==> flow/design.v <==
module divisor_secuencial #(
    parameter N = 8
) (
    input  logic             clk,
    input  logic             rst,
    input  logic             valid,
    input  logic [N-1:0]     A,
    input  logic [N-1:0]     B,
    output logic [N-1:0]     Q,
    output logic [N-1:0]     R,
    output logic             done,
    output logic             error
);
    logic [N-1:0]   divisor_reg;
    logic [2*N-1:0] acumulador;   
    logic [N:0]     contador;
    logic           div_by_zero;
    typedef enum logic [1:0] {IDLE, SHIFT, SUB, DONE_STATE} state_t;
    state_t state, next_state;
    assign div_by_zero = (B == '0);
    assign Q     = acumulador[N-1:0];
    assign R     = acumulador[2*N-1:N];
    assign done  = (state == DONE_STATE);
    assign error = div_by_zero && done;
    always_comb begin
        next_state = state;
        case (state)
            IDLE:       if (valid)               next_state = div_by_zero ? DONE_STATE : SHIFT;
            SHIFT:                                 next_state = SUB;
            SUB:        if (contador == N)       next_state = DONE_STATE;
                        else                     next_state = SHIFT;
            DONE_STATE:                            next_state = IDLE;
            default:                               next_state = IDLE;
        endcase
    end
    always_ff @(posedge clk or posedge rst) begin
        if (rst) begin
            state       <= IDLE;
            acumulador  <= '0;
            divisor_reg <= '0;
            contador    <= '0;
        end else begin
            state <= next_state;
            if (state == IDLE && valid && !div_by_zero) begin
                acumulador  <= { {N{1'b0}}, A };    
                divisor_reg <= B;
                contador    <= '0;
            end
            else if (state == SHIFT) begin
                acumulador <= acumulador << 1;
                contador   <= contador + 1;
            end
            else if (state == SUB) begin
                if (acumulador[2*N-1:N] >= divisor_reg) begin
                    acumulador[2*N-1:N] <= acumulador[2*N-1:N] - divisor_reg;
                    acumulador[0]       <= 1'b1;
                end else begin
                    acumulador[0] <= 1'b0;
                end
            end
        end
    end
endmodule
---- Tool chain data of divisor_secuencial ----
The steps from the RTL of divisor_secuencial to its reports follow in flow order.
Line numbers count from 1 in the design file above.
Operators carry their Yosys type and port widths (W data, S select, Z words).
Library cell names are shortened.
A cell with n/a has no value.
design
  top module .............................. divisor_secuencial
  clock input ............................. clk
  library ................................. sky130hd
  corner .................................. tt_025C_1v80

---- Elaborated design ----
Source: Yosys, flattened and elaborated, memories not mapped. Widths are those after wreduce. Registers that Yosys merges into a memory's read port (data or address) are not register bits. Print and check cells do not count. Equal cells are merged and count once.
storage and ports
  output and inout port bits .............. 18
  word width x clocked read ports ......... 0
  ROM bits ................................ 0
  cells after elaboration ................. 40
  bits in writable memories ............... 0
  bits of input ports ..................... 19
  memory cells ............................ 0
  bits in registers ....................... 35
  bits in latches ......................... 0
operators by class
  bitwise logic cells ..................... 0
  add/subtract/negate cells ............... 2
  divide/modulo/power cells ............... 0
  equality and inequality tests ........... 5
  $lt $le $gt $ge ......................... 1
  multiplexer cells ....................... 16
  shifts and indexed selects .............. 0
  reductions and logical operators ........ 10
  $mul .................................... 0
operator list
  operator               number
  $mux W8                4
  $mux W9                2
  $mux W7                2
  $add A9 B1 Y9 const B  1
  $eq A9 B4 Y1 const B   1
  $sub A8 B8 Y8          1
  $ge A8 B8 Y1           1
  $logic_not A8 Y1       1
  $pmux W2 S4            1
  $reduce_bool A3 Y1     2
  $mux W2                3
  $eq A2 B2 Y1 const B   2
  $mux W1                4
  $logic_and A1 B1 Y1    3
  $eq A2 B1 Y1 const B   1
  $ne A2 B2 Y1 const B   1
  $logic_not A2 Y1       1
  $reduce_and A2 Y1      1
  $reduce_bool A2 Y1     1
  $logic_not A1 Y1       1

---- Logic depth ----
Yosys ltp: most cells in a row. Word level: on the elaborated netlist, between registers, memories and ports. Mapped: between sequential cells and ports; inverters and the memories' decode and read muxes count.
logic depth
  word-level depth ........................ 5
  ABC_AREA ................................ 0
  depth in mapped cells ................... 9
  mapped depth without buffers ............ 8

---- Mapped cells and area ----
Yosys stat after the flow's synthesis: flattened, memories mapped to cells. It holds for the ABC_AREA given above (unset counts as 0); a run with the other value may have another netlist.
The area totals of this step are shown rounded.
mapped netlist
  buffers ................................. 10
  flip-flops .............................. 37
  chip area (Yosys) ....................... 2,181 sq um
  area of sequential cells ................ 927.1 sq um
  cell count .............................. 232
cells by type
  cell     number  area in all (sq um)
  dfrtp_1  36      900.864
  ha_1     10      125.12
  nand2_1  26      97.594
  mux2i_1  9       90.086
  nor2_1   21      78.826
  xor2_1   9       78.826
  inv_1    17      63.811
  o21ai_0  11      55.053
  a21oi_1  9       45.043
  nor4_4   2       42.541
  and3_1   6       37.536
  o21ai_1  7       35.034
  nand4_1  5       31.28
  dfstp_2  1       26.275
  o31a_1   3       26.275
  a21o_1   3       22.522
  a32o_1   2       20.019
  buf_2    4       20.019
Not listed: further types 36, cells in them 51.

---- Worst setup path after synthesis ----
Source: OpenSTA report_checks on the synthesized netlist (no wires, ideal clock, input and output delay 20% of the period each), path of least setup slack; recovery checks are left aside. Register names are those of the netlist, which keeps one name where synthesis merged equal registers.
timing path after synthesis
  kind .................................... flip-flop to flip-flop
  from .................................... reg acumulador[8]
  to ...................................... reg acumulador[8]
  setup time .............................. 124 ps
  slack ................................... 58 ps
  arrival time ............................ 2,068 ps
  data required time ...................... 2,126 ps
  path delay .............................. 2,192 ps
  period .................................. 2,250 ps
  stages .................................. 10
  launch time at the first pin ............ 0 ps
  path buffers ............................ 1
  period reached after synthesis .......... 2,192 ps
"path delay" is the arrival time less input delay plus setup time.
"stages": output pins that drive a net of the path, with the launching flip-flop's if there is one; two outputs of one cell count as two.
"period reached after synthesis" = period - worst setup slack (recovery checks aside). The figure is calculated, with input and output delays left at 20% of the set period.
The rows between start and end are the longest chain of elaborated cells between them; the timing report does not say that the signal goes this way. Where chains are equally long, one stands for them.
A line is the first line of the expression or statement that the cell stems from. Yosys adds cells for indexed reads and writes and turns some case tables into memories.
At most two assigning lines are given for a register; there are more.
on the way, after synthesis
  cell sequence ........................... dfrtp_1 > inv_1 > ha_1 > fa_1 > nand2b_1 > a21oi_1 > o21ai_2 > buf_2 > and2_4 > a211o_1
  length of the longest elaborated chain .. 5
  elaborated cells on any way between the ends .. 8
  RTL lines with such cells ............... 5
  those cells by class .................... add/sub (1); compare (1); mux (4); reduce/logical (2)
RTL lines, path after synthesis
  element        RTL line  RTL
  from (decl)    15        logic [2*N-1:0] acumulador;
  from (assign)  45        acumulador  <= { {N{1'b0}}, A };
  from (assign)  50        acumulador <= acumulador << 1;
  $sub A8 B8 Y8  55        acumulador[2*N-1:N] <= acumulador[2*N-1:N] - divisor_reg;
  $mux W8        54        if (acumulador[2*N-1:N] >= divisor_reg) begin
  $mux W8        53        else if (state == SUB) begin
  $mux W8        49        else if (state == SHIFT) begin
  $mux W8        44        if (state == IDLE && valid && !div_by_zero) begin
  to (assign)    45
  to (assign)    50
  to (decl)      15

---- Worst path after layout ----
From the final timing report of run 1: the path of least setup slack in the routed layout; clock arrival at registers is part of the times.
The report prints the path's times to 10 ps; the period is as set.
timing path after layout
  kind .................................... flip-flop to flip-flop
  from .................................... reg acumulador[8]
  to ...................................... reg acumulador[14]
  arrival time ............................ 2,260 ps
  path buffers ............................ 1
  period .................................. 2,100 ps
  stages .................................. 10
  slack ................................... 50 ps
  data required time ...................... 2,300 ps
  setup time .............................. 80 ps
  launch time at the first pin ............ 280 ps
The rows between start and end are the longest chain of elaborated cells between them; the timing report does not say that the signal goes this way. Where chains are equally long, one stands for them.
At most two assigning lines are given for a register; there are more.
on the way, after layout
  cell sequence ........................... dfrtp_1 > inv_1 > ha_2 > fa_2 > nand2b_4 > a21oi_4 > o21ai_4 > buf_6 > a32o_1 > a211oi_2
  length of the longest elaborated chain .. 5
  elaborated cells on any way between the ends .. 8
  RTL lines with such cells ............... 5
  those cells by class .................... add/sub (1); compare (1); mux (4); reduce/logical (2)
RTL lines, path after layout
  element        RTL line  RTL
  from (decl)    15        logic [2*N-1:0] acumulador;
  from (assign)  45        acumulador  <= { {N{1'b0}}, A };
  from (assign)  50        acumulador <= acumulador << 1;
  $sub A8 B8 Y8  55        acumulador[2*N-1:N] <= acumulador[2*N-1:N] - divisor_reg;
  $mux W8        54        if (acumulador[2*N-1:N] >= divisor_reg) begin
  $mux W8        53        else if (state == SUB) begin
  $mux W8        49        else if (state == SHIFT) begin
  $mux W8        44        if (state == IDLE && valid && !div_by_zero) begin
  to (assign)    45
  to (assign)    50
  to (decl)      15

Wiki page: divisor_secuencial / flow data

Settings and measured results of 2 stored flow runs for module divisor_secuencial (sky130hd), not sorted in any way. The constraints put input and output delay at 20% of the set period each and load the outputs with 0.01 pF.
"critical path time": the worst setup path's part of the clock period (all of it between registers, 20% less for each end at a port) less its slack. A launch clock that arrives late makes it longer, a capture clock that arrives late makes it shorter.
"total power after layout" rests on the timing tool's default activity at the inputs, not on a simulated workload.
"critical path time" is given in steps of 10 ps.
Results are given in rounded form.

---- run 1 ----
settings
  period_ns = 2.1
  CAP_MARGIN = 20
  CORE_MARGIN = 2
  CORE_UTILIZATION = 40
  SLEW_MARGIN = 20
results
  setup slack of the critical path ........ 47 ps
  total power after layout ................ 4.466 mW
  full die area ........................... 6,059 sq um
  worst hold slack in the final report .... 489 ps
  critical path time ...................... 2,050 ps
  critical path type ...................... flip-flop to flip-flop
  utilization after routing ............... 0.555
  chip area in the Yosys report ........... 2,181 sq um

---- run 2 ----
settings
  period_ns = 4.31
  CORE_UTILIZATION = 20
  PLACE_DENSITY_LB_ADDON = 0.29
  HOLD_SLACK_MARGIN = -0.01
  CORE_ASPECT_RATIO = 0.65
  CELL_PAD_IN_SITES_GLOBAL_PLACEMENT = 0
  CELL_PAD_IN_SITES_DETAIL_PLACEMENT = 2
  ABC_AREA = 0
  GPL_TIMING_DRIVEN = 0
  CTS_CLUSTER_SIZE = 26
  CTS_CLUSTER_DIAMETER = 46
  MAX_ROUTING_LAYER = met5
  CAP_MARGIN = 20
  CORE_MARGIN = 2
  SLEW_MARGIN = 20
results
  total power after layout ................ 2.390 mW
  critical path time ...................... 1,720 ps
  critical path type ...................... input port to output port
  full die area ........................... 11,780 sq um
  setup slack of the critical path ........ 869 ps
  chip area in the Yosys report ........... 2,181 sq um
  worst hold slack in the final report .... 459 ps
  utilization after routing ............... 0.277
